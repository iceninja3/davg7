==> flow/design.v <==
module ball #(parameter x_coords_width = 10,
              parameter y_coords_width = 10)
(
  input clk,
  input reset,
  input touching_paddle,
  input touching_wall,
  input [x_coords_width-1: 0] old_x,
  input [y_coords_width-1: 0] old_y,
  output logic [x_coords_width-1: 0] new_x,
  output logic [y_coords_width-1: 0] new_y
);
  reg x_speed_sign = 0;  
  reg y_speed_sign = 0;  
  always @(posedge clk) begin
    if(reset) begin
        x_speed_sign <= 0;
        y_speed_sign <= 0;
    end
    if (touching_paddle)
      x_speed_sign <= ~x_speed_sign;
    if (touching_wall)
      y_speed_sign <= ~y_speed_sign;
    if (x_speed_sign)
      new_x <= old_x + 1;  
    else
      new_x <= old_x - 1;
    if (y_speed_sign)
      new_y <= old_y + 1;
    else
      new_y <= old_y - 1;
  end
endmodule
* From RTL to reports: ball
The steps from the RTL of ball to its reports follow in flow order.
Line numbers count from 1 in the design file above.
Cell names lack the library's common part.
A cell with - has no value.
- Design top :: ball
- Clock input :: clk
- Library :: sky130hd
- Timing corner :: tt_025C_1v80

* After elaboration
Counts by Yosys on the flattened word-level netlist (proc, flatten, opt, wreduce; memories kept). Register bits leave out memories and registers merged into their read ports (data or address). Print and check cells are left out. Cells with the same type and inputs are merged into one.
- Output and inout port bits :: 20
- Bits of input ports :: 24
- Elaborated cells :: 17
- Bits in registers :: 22
- Add/subtract/negate cells :: 4
- Muxes and demuxes :: 5
- Reductions and logical operators :: 2
- Bitwise gates (word level) :: 2
** Operators by type and width (count)
- adder 10 x 1 -> 10 bit (second input constant) :: 2
- subtractor 10 x 1 -> 10 bit (second input constant) :: 2
- two-way mux 10 bit :: 2
- nonzero test 2 bit :: 2
- two-way mux 1 bit :: 3
- NOT 1 bit :: 2

* Depth
Yosys ltp: most cells in a row. Word level: on the elaborated netlist, between registers, memories and ports. Mapped: between sequential cells and ports; inverters and the memories' decode and read muxes count.
- Depth after elaboration :: 2
- ABC_AREA :: 0
- Gate-level depth with buffers :: 7
- Gate-level depth less buffers :: 7

* Synthesis result
The flow's flattened synthesis, as Yosys stat reports it; memories are mapped. The netlist is that of the ABC_AREA named above (0 if unset); the other value can give another one.
Totals and module areas in this step are rounded.
- Area of sequential cells :: 0.00046 mm^2
- Cells in the netlist :: 118
- Cell area after synthesis :: 0.00127 mm^2
- Buffers :: 0
- Flip-flops :: 22
** Cells by type
- dfxtp_1 :: count 20, area in all 400.384 um^2
- ha_1 :: count 16, area in all 200.192 um^2
- xnor2_1 :: count 18, area in all 157.651 um^2
- edfxtp_1 :: count 2, area in all 60.058 um^2
- a2111oi_4 :: count 2, area in all 55.053 um^2
- a21oi_1 :: count 10, area in all 50.048 um^2
- a21o_1 :: count 6, area in all 45.043 um^2
- inv_1 :: count 12, area in all 45.043 um^2
- fa_1 :: count 2, area in all 40.038 um^2
- o41ai_2 :: count 2, area in all 32.531 um^2
- a41o_2 :: count 2, area in all 22.522 um^2
- and3_4 :: count 2, area in all 22.522 um^2
- nor2_1 :: count 6, area in all 22.522 um^2
- and3_2 :: count 2, area in all 15.014 um^2
- o21a_1 :: count 2, area in all 15.014 um^2
- o21bai_1 :: count 2, area in all 15.014 um^2
- nor2b_1 :: count 2, area in all 12.512 um^2
- or2_2 :: count 2, area in all 12.512 um^2
Other cell types: 5; their cells: 8.

* Timing after synthesis
Source: OpenSTA report_checks on the synthesized netlist (no wires, ideal clock, input and output delay 20% of the period each), path of least setup slack; recovery checks are left aside. Register names are those of the netlist, which keeps one name where synthesis merged equal registers.
- Kind :: register -> register
- From :: register y_speed_sign
- To :: register new_y[9]
- Delay of the path :: 1977 ps
- Stages on the path :: 8
- Period :: 1860 ps
- Setup time :: 72 ps
- Time at the first pin :: 0 ps
- Path slack :: -117 ps
- Data arrival time :: 1905 ps
- Buffers on the path :: 0
- Required time :: 1788 ps
- Synthesis period reached :: 1977 ps
"delay of the path" is the arrival time less input delay plus setup time.
"stages on the path": output pins that drive a net of the path, with the launching flip-flop's if there is one; two outputs of one cell count as two.
"synthesis period reached" = period - worst setup slack (recovery checks aside). The figure is calculated, with input and output delays left at 20% of the set period.
Between the ends stands the longest chain of elaborated cells between them, by number of cells; it is not shown to be the way that was timed. Of several equally long chains one is given.
Each line given opens the expression or statement behind the cell; cells for indexed reads and writes are added by Yosys, which also makes memories of some case tables.
- Cell sequence :: edfxtp_1 -> inv_1 -> ha_1 -> and3_4 -> a2111oi_4 -> o21ai_1 -> a21oi_1 -> xnor2_1
- Length of the longest elaborated chain :: 1
- Elaborated cells between the ends (all ways) :: 1
- RTL lines with such cells :: 1
- Those cells by class :: mux (1)
** RTL lines, path after synthesis
- from (decl) :: line 14 : reg y_speed_sign = 0;
- from (assign) :: line 18 : y_speed_sign <= 0;
- from (assign) :: line 23 : y_speed_sign <= ~y_speed_sign;
- two-way mux 10 bit :: line 28 : if (y_speed_sign)
- to (assign) :: line 29 : new_y <= old_y + 1;
- to (assign) :: line 31 : new_y <= old_y - 1;
- to (decl) :: line 11 : output logic [y_coords_width-1: 0] new_y

* Worst path after layout
Path of least setup slack in the final report of run 1 (OpenROAD, finished layout, wires in). Where an end is a register, its clock arrival counts in the times.
The path's times are printed in steps of 10 ps; the period is the one set.
- Kind :: input -> register
- From :: input port old_y[4]
- To :: register new_y[9]
- Required time :: 3700 ps
- Buffers on the path :: 1
- Path slack :: 1170 ps
- External input delay :: 690 ps
- Setup time :: 60 ps
- Period :: 3460 ps
- Stages on the path :: 7
- Time at the first pin :: 690 ps
- Data arrival time :: 2530 ps
Between the ends stands the longest chain of elaborated cells between them, by number of cells; it is not shown to be the way that was timed. Of several equally long chains one is given.
- Cell sequence :: clkdlybuf4s50_1 -> ha_1 -> and3_4 -> a2111oi_4 -> o21ai_1 -> a21oi_1 -> xnor2_1
- Length of the longest elaborated chain :: 2
- Elaborated cells between the ends (all ways) :: 3
- RTL lines with such cells :: 3
- Those cells by class :: add/sub (2); mux (1)
** RTL lines, path after layout
- from (decl) :: line 9 : input [y_coords_width-1: 0] old_y,
- subtractor 10 x 1 -> 10 bit :: line 31 : new_y <= old_y - 1;
- two-way mux 10 bit :: line 28 : if (y_speed_sign)
- to (assign) :: line 29 : new_y <= old_y + 1;
- to (assign) :: line 31
- to (decl) :: line 11 : output logic [y_coords_width-1: 0] new_y

Data sheet: physical implementation of ball

Record of 2 stored runs of the RTL-to-layout flow on ball, platform sky130hd. The runs are unordered. Constraints: input delay and output delay 20% of the set period each, output load 0.01 pF.
"period achieved" is the run's clock period less its worst setup slack. It is reckoned from that one timing run; input and output delays stay at 20% of the period that was set.
By "worst path time" is meant the share of the clock period that the worst setup path is allowed (20% is reserved at inputs, 20% at outputs), minus its slack. Clock arrival times at its registers enter into it.
"total power of the final layout": no workload was simulated; the value follows from the tool's default switching activity.
"worst path time" is known to 10 ps.
Results are given in rounded form.

* Run 1
** Files
==> flow/run.sh <==
#!/bin/bash
# the make line also repeats the synthesis and layout settings of config.mk as NAME=value (left out here)
make -C /OpenROAD-flow-scripts/flow DESIGN_CONFIG=/design/flow/config.mk WORK_HOME=/design/flow/orfs CLKGATE_MAP_FILE= finish
==> flow/config.mk <==
export PLATFORM = sky130hd
export DESIGN_NAME = ball
export DESIGN_NICKNAME = ball
export VERILOG_FILES = /design/flow/design.v
export SDC_FILE = /design/flow/constraint.sdc
export NUM_CORES = 4
export LEC_CHECK = 0
export CAP_MARGIN = 20
export CORE_MARGIN = 2
export CORE_UTILIZATION = 40
export SLEW_MARGIN = 20
==> flow/constraint.sdc <==
create_clock -name core_clock -period 3.46 [get_ports {clk}]
set_input_delay 0.6920 -clock core_clock [delete_from_list [all_inputs] [get_ports {clk}]]
set_output_delay 0.6920 -clock core_clock [all_outputs]
set_load 0.01 [all_outputs]
** Results
- Worst slack on setup checks :: 1170 ps
- Worst path time :: 1600 ps
- Worst setup path kind :: input -> register
- Std-cell area (final layout) :: 0.00178 mm^2
- Chip area after synthesis (Yosys) :: 0.00127 mm^2
- Period achieved :: 2293 ps
- Overall die area :: 0.00364 mm^2
- Total power of the final layout :: 855 µW
- Total negative slack on setup checks :: 0 ps
- Final worst hold slack :: 663 ps
- Utilization after layout :: 58.8%

* Run 2
** Files
==> flow/run.sh <==
#!/bin/bash
# the make line also repeats the synthesis and layout settings of config.mk as NAME=value (left out here)
make -C /OpenROAD-flow-scripts/flow DESIGN_CONFIG=/design/flow/config.mk WORK_HOME=/design/flow/orfs CLKGATE_MAP_FILE= finish
==> flow/config.mk <==
export PLATFORM = sky130hd
export DESIGN_NAME = ball
export DESIGN_NICKNAME = ball
export VERILOG_FILES = /design/flow/design.v
export SDC_FILE = /design/flow/constraint.sdc
export NUM_CORES = 4
export LEC_CHECK = 0
export ABC_AREA = 1
export CAP_MARGIN = 20
export CELL_PAD_IN_SITES_GLOBAL_PLACEMENT = 2
export CORE_MARGIN = 2
export CORE_UTILIZATION = 43
export CTS_CLUSTER_DIAMETER = 338
export GPL_ROUTABILITY_DRIVEN = 1
export GPL_TIMING_DRIVEN = 0
export MAX_ROUTING_LAYER = met4
export MIN_ROUTING_LAYER = met2
export PLACE_DENSITY_LB_ADDON = 0.18
export SETUP_SLACK_MARGIN = 0.43
export SLEW_MARGIN = 20
==> flow/constraint.sdc <==
create_clock -name core_clock -period 2.14 [get_ports {clk}]
set_input_delay 0.4280 -clock core_clock [delete_from_list [all_inputs] [get_ports {clk}]]
set_output_delay 0.4280 -clock core_clock [all_outputs]
set_load 0.01 [all_outputs]
** Results
No final report: placement broke off with FLW-0024.
